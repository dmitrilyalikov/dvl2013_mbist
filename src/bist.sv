==> flow/design.v <==
`timescale 1ns/1ps
module bist #(
    parameter size   = 6,   
    parameter length = 8    
)(
    input  logic                 clk,
    input  logic                 rst,
    input  logic                 start,
    input  logic                 csin,
    input  logic                 rwbarin,
    input  logic                 opr,            
    input  logic [size-1:0]      address,
    input  logic [length-1:0]    datain,
    output logic [length-1:0]    dataout,
    output logic                 fail
);
    logic [size-1:0]      bist_addr;
    logic [length-1:0]    bist_data;
    logic [length-1:0]    ramout;
    logic [length-1:0]    ref_data;
    logic [length-1:0]    pattern_latched;
    logic [6:0]           q;
    logic                 cout, NbarT, ld;
    logic                 we_select;
    logic                 eq, gt, lt;
    logic [2:0]           selector;
    counter #(.length(7)) u_counter (
        .clk(clk),
        .ld(ld),
        .u_d(1'b1),
        .cen(1'b1),
        .d_in(7'd0),
        .q(q),
        .cout(cout)
    );
    controller u_controller (
        .clk(clk),
        .rst(rst),
        .start(start),
        .cout(cout),
        .NbarT(NbarT),
        .ld(ld)
    );
    assign selector = (q[6:4] <= 3'b101) ? q[6:4] : 3'b000;
    decoder u_decoder (
        .q(selector),
        .data_t(ref_data)
    );
    always_ff @(posedge clk or posedge rst) begin
        if (rst)
            pattern_latched <= 0;
        else if (NbarT && q[6] == 1'b0 && q[5:0] == 6'd0)
            pattern_latched <= ref_data;
    end
    comparator u_comparator (
        .data_t(pattern_latched),
        .ramout(ramout),
        .gt(gt),
        .eq(eq),
        .lt(lt)
    );
    multiplexer #(.WIDTH(size)) u_addr_mux (
        .normal_in(address),
        .bist_in(q[size-1:0]),
        .NbarT(NbarT),
        .out(bist_addr)
    );
    multiplexer #(.WIDTH(length)) u_data_mux (
        .normal_in(datain),
        .bist_in(pattern_latched),
        .NbarT(NbarT),
        .out(bist_data)
    );
    assign we_select = (NbarT) ? ~q[6] : ~rwbarin;
    single_port_ram u_ram (
        .clk(clk),
        .we(we_select),
        .ramaddr(bist_addr),
        .ramin(bist_data),
        .ramout(ramout)
    );
    assign dataout = ramout;
    always_ff @(posedge clk or posedge rst) begin
    if (rst) begin
        fail <= 0;
    end 
    else if (NbarT && q[6] == 0 && q[5:0] == 6'd0) begin
        fail <= 0;
    end 
    else if (NbarT && opr && q[6] && (^pattern_latched !== 1'bx) && !eq) begin
        fail <= 1;
    end
    end
endmodule
`timescale 1ns/1ps
module comparator (
    input  logic [7:0] data_t,    
    input  logic [7:0] ramout,    
    output logic       gt,        
    output logic       eq,        
    output logic       lt         
);
    always_comb begin
        gt = 0;
        eq = 0;
        lt = 0;
        if (data_t > ramout)
            gt = 1;
        else if (data_t < ramout)
            lt = 1;
        else
            eq = 1;
    end
endmodule
`timescale 1ns/1ps
module controller (
    input  logic clk,         
    input  logic rst,         
    input  logic start,       
    input  logic cout,        
    output logic NbarT,       
    output logic ld           
);
    typedef enum logic [1:0] {RESET, TEST} state_t;
    state_t state, next;
    always_ff @(posedge clk or posedge rst) begin
        if (rst)
            state <= RESET;
        else
            state <= next;
    end
    always_comb begin
        NbarT = 0;
        ld = 0;
        case (state)
            RESET: begin
                ld = 1;
                if (start)
                    next = TEST;
                else
                    next = RESET;
            end
            TEST: begin
                NbarT = 1;
                if (cout)
                    next = RESET;
                else
                    next = TEST;
            end
            default: next = RESET;
        endcase
    end
endmodule
`timescale 1ns/1ps
module counter #(
    parameter length = 10
) (
    input  logic                  clk,
    input  logic                  ld,       
    input  logic                  u_d,      
    input  logic                  cen,      
    input  logic [length-1:0]     d_in,     
    output logic [length-1:0]     q,        
    output logic                  cout      
);
    logic [length-1:0] next_q;
    always_ff @(posedge clk) begin
        if (cen) begin
            if (ld) begin
                q <= d_in;
                cout <= 0;
            end else begin
                if (u_d) begin
                    next_q = q + 1;
                    cout <= (q == {length{1'b1}});
                    q <= next_q;
                end else begin
                    next_q = q - 1;
                    cout <= (q == {length{1'b0}});
                    q <= next_q;
                end
            end
        end
    end
endmodule
`timescale 1ns/1ps
module decoder (
    input  logic [2:0] q,          
    output logic [7:0] data_t      
);
    always_comb begin
        case (q)
            3'b000: data_t = 8'b10101010;
            3'b001: data_t = 8'b01010101;
            3'b010: data_t = 8'b11110000;
            3'b011: data_t = 8'b00001111;
            3'b100: data_t = 8'b00000000;
            3'b101: data_t = 8'b11111111;
            default: data_t = 8'bxxxxxxxx;
        endcase
    end
endmodule
`timescale 1ns/1ps
module multiplexer #(
    parameter WIDTH = 8
) (
    input  logic [WIDTH-1:0] normal_in,
    input  logic [WIDTH-1:0] bist_in,
    input  logic             NbarT,      
    output logic [WIDTH-1:0] out
);
    always_comb begin
        if (NbarT)
            out = bist_in;
        else
            out = normal_in;
    end
endmodule
`timescale 1ns/1ps
module single_port_ram (
    input  logic         clk,
    input  logic         we,          
    input  logic [5:0]   ramaddr,     
    input  logic [7:0]   ramin,       
    output logic [7:0]   ramout       
);
    logic [7:0] ram [0:63];           
    logic [5:0] addr_reg;
    always_ff @(posedge clk) begin
        addr_reg <= ramaddr;
        if (we)
            ram[ramaddr] <= ramin;
    end
    assign ramout = ram[addr_reg];
endmodule
Reports on bist --
What the tools print for bist, step after step. Line numbers count from 1 in the design file above. Operators: Yosys type, input widths -> output width; for muxes data width and select width s. Library cell names are shortened. The mark - stands for no value.
Set-up: top bist, clock port clk, cell library sky130hd, corner tt_025C_1v80

Word level --
Counts by Yosys on the flattened word-level netlist (proc, flatten, opt, wreduce; memories kept). Register bits leave out memories and registers merged into their read ports (data or address). Print and check cells are left out. Cells with the same type and inputs are merged into one. Memory sizes are those after Yosys's memory passes, which may raise the word count (mostly to a power of two), join words into wider ones and drop unused or constant bits.
Word-level totals: input bits 20, output and inout bits 9, cells after elaboration 49, register bits 19, clocked read ports x word width 8, RAM bits 512, memories kept 1
Cells by class: equality and inequality tests 8, bitwise gates (word level) 2, reduce/logical cells 12, $add $sub $neg 1, multiplexer cells 17, $lt $le $gt $ge 3
Memory list:
- u_ram.ram | depth 64, bits a word 8, rd ports 1, wr ports 1, RTL line 227 | logic [7:0] ram [0:63];
Operators with widths (count):
- $pmux 8 s6 | 1
- $mux 8 | 2
- $mux 6 | 2
- $mux 1 | 10
- $gt 8x8->1 | 1
- $lt 8x8->1 | 1
- $reduce_xor 8->1 | 1
- $add 7x1->7 const B | 1
- $eq 7x7->1 const B | 1
- $logic_and 1x1->1 | 6
- $eq 3x2->1 const B | 2
- $eq 3x3->1 const B | 2
- $logic_not 6->1 | 1
- $pmux 2 s2 | 1
- $eq 3x1->1 const B | 1
- $le 3x3->1 const B | 1
- $logic_not 3->1 | 1
- $mux 3 | 1
- $not 1->1 | 2
- $eq 2x1->1 const B | 1
- $logic_not 2->1 | 1
- $reduce_bool 2->1 | 1
- $nex 1x1->1 const B | 1
- $logic_not 1->1 | 1

Logic depth --
Yosys ltp: most cells in a row. Word level: on the elaborated netlist, between registers, memories and ports. Mapped: between sequential cells and ports; inverters and the memories' decode and read muxes count.
Depth: word-level depth 8, ABC_AREA 0, gate-level depth with buffers 9, gate-level depth less buffers 5

Synthesis result --
Source: synth_stat.txt of the flow (Yosys; design flattened, memories mapped). It holds for the ABC_AREA given above (unset counts as 0); a run with the other value may have another netlist. The area totals of this step are shown rounded.
Cell types:
- edfxtp_1 | count 512, area in all 1.54E+04 sq um
- mux4_2 | count 124, area in all 2.79E+03 sq um
- mux2i_1 | count 34, area in all 340.326 sq um
- nor2_1 | count 90, area in all 337.824 sq um
- dfxtp_1 | count 14, area in all 280.269 sq um
- mux4_1 | count 6, area in all 157.651 sq um
- dfrtp_1 | count 6, area in all 150.144 sq um
- nand2_1 | count 30, area in all 112.608 sq um
- buf_6 | count 9, area in all 101.347 sq um
- mux2_2 | count 8, area in all 90.086 sq um
- buf_4 | count 11, area in all 82.579 sq um
- inv_1 | count 19, area in all 71.318 sq um
- o22ai_1 | count 11, area in all 68.816 sq um
- a211oi_1 | count 9, area in all 67.565 sq um
- o221ai_1 | count 7, area in all 61.309 sq um
- a21oi_1 | count 12, area in all 60.058 sq um
- buf_2 | count 11, area in all 55.053 sq um
- o21ai_1 | count 11, area in all 55.053 sq um
Other cell types: 23; their cells: 83.
Mapped netlist: cell count 1007, area of sequential cells 15800 sq um, mapped flip-flops 533, buffers 47, synthesis area 20800 sq um
The figures by module come from a second, unflattened synthesis with its own total; it is not the netlist above.
Second synthesis, totals: cells (unflattened synthesis) 1059, area total of the unflattened synthesis 21600 sq um
Each row is one instance without its submodules.
Modules:
- single_port_ram | area 20100 sq um, sequential area 15500 sq um, times used 1, cells 938
- counter (length=7) | area 572 sq um, sequential area 240 sq um, times used 1, cells 56
- bist | area 452 sq um, sequential area 225 sq um, times used 1, cells 28
- multiplexer (WIDTH=8) | area 131 sq um, sequential area 0.0 sq um, times used 1, cells 9
- multiplexer (WIDTH=6) | area 101 sq um, sequential area 0.0 sq um, times used 1, cells 7
- decoder | area 93.8 sq um, sequential area 0.0 sq um, times used 1, cells 12
- controller | area 87.6 sq um, sequential area 51.3 sq um, times used 1, cells 9

Path before layout --
OpenSTA on the mapped netlist: ideal clock, no wires. The path of least setup slack (recovery checks aside). Input and output delay are each 20% of the period. Register names are those of the netlist, which keeps one name where synthesis merged equal registers.
Timing after synthesis: path type input to register, start point in datain[3], end point mem u_ram.ram[0][3], time at the first pin 1.166 ns, slack 1.402 ns, data required time 5.128 ns, library setup time 0.702 ns, clock period 5.83 ns, external input delay 1.166 ns, arrival time 3.726 ns, path buffers 0, path delay 3.262 ns, stages 2, synthesis period reached 4.428 ns
"path delay" = arrival - input delay + setup time. "stages" counts driving pins, that of a launching flip-flop among them; a cell with two outputs on the path counts twice. "synthesis period reached" = period - worst setup slack (recovery checks aside). The figure is calculated, with input and output delays left at 20% of the set period. Between the ends stands the longest chain of elaborated cells between them, by number of cells; it is not shown to be the way that was timed. Of several equally long chains one is given. Each line given opens the expression or statement behind the cell; cells for indexed reads and writes are added by Yosys, which also makes memories of some case tables.
Between the ends, after synthesis: cell sequence inv_1 o21ai_0, cells in the longest elaborated chain 2, elaborated cells between the ends (all ways) 2, source lines of those cells 2, those cells by class 2 x mux
RTL lines, path after synthesis:
- start: declaration | RTL line 13 | input  logic [length-1:0]    datain,
- $mux 8 | RTL line 213 | if (NbarT)
- $mux 8 | RTL line 231 | if (we)
- end: declaration | RTL line 227 | logic [7:0] ram [0:63];

Timing after layout --
From the final timing report of run A: the path of least setup slack in the routed layout; clock arrival at registers is part of the times.
Timing post-layout: path type register to output, start point reg (no name shown), end point out dataout[7], data required time 2.19 ns, path buffers 5, output delay 0.55 ns, slack -0.58 ns, arrival time 2.77 ns, time at the first pin 0.53 ns, clock period 2.74 ns, stages 10
Between the ends, post-layout: cell sequence dfxtp_4 buf_12 buf_12 buf_12 buf_4 mux4_2 mux2_4 a211oi_4 a21oi_2 buf_2
RTL lines, path post-layout:
- end: declaration | RTL line 14 | output logic [length-1:0]    dataout,
Chain of elaborated cells between the ends: none given.

Ticket comment

Measured data: module bist, platform sky130hd, 2 stored runs of the flow under differing settings, order arbitrary. Input and output delays are each 20% of the period that was set; the output load is 0.01 pF.
"achieved clock period": clock period set for the run, less the worst setup slack. It is reckoned from that one timing run; input and output delays stay at 20% of the period that was set.
"worst setup path time": the worst setup path's part of the clock period (all of it between registers, 20% less for each end at a port) less its slack. A launch clock that arrives late makes it longer, a capture clock that arrives late makes it shorter.
"power consumption" is the tool's figure for a default switching activity; nothing was simulated.
The results are shown rounded.

* Run A | settings: period_ns 2.74; CORE_UTILIZATION 39; SETUP_SLACK_MARGIN -0.06; PLACE_DENSITY 0.45; HOLD_SLACK_MARGIN -0.0; CORE_ASPECT_RATIO 1.69; CORE_MARGIN 6; CTS_CLUSTER_SIZE 71; CTS_CLUSTER_DIAMETER 304; CAP_MARGIN 0; MAX_ROUTING_LAYER met4; SLEW_MARGIN 20 | results: setup slack of the worst path -0.581 ns; power consumption 0.0218 W; achieved clock period 3.321 ns; total die area 59200 sq um; synthesized cell area 20800 sq um; worst setup path time 2.77 ns; critical path type register to output; standard-cell area after layout 24500 sq um; final utilization 46.7%; setup total negative slack -4.40 ns
* Run B | settings: period_ns 7.24; CORE_UTILIZATION 18; SETUP_SLACK_MARGIN 1.65; PLACE_DENSITY_LB_ADDON 0.04; CORE_MARGIN 3; TNS_END_PERCENT 60; CTS_CLUSTER_SIZE 52; CTS_CLUSTER_DIAMETER 88; CAP_MARGIN 15; SLEW_MARGIN 20 | results: setup slack of the worst path 1.92 ns; power consumption 0.00859 W; achieved clock period 5.321 ns; total die area 120000 sq um; synthesized cell area 20800 sq um; worst setup path time 3.87 ns; critical path type register to output; standard-cell area after layout 24300 sq um; final utilization 21.2%; setup total negative slack 0.000 ns
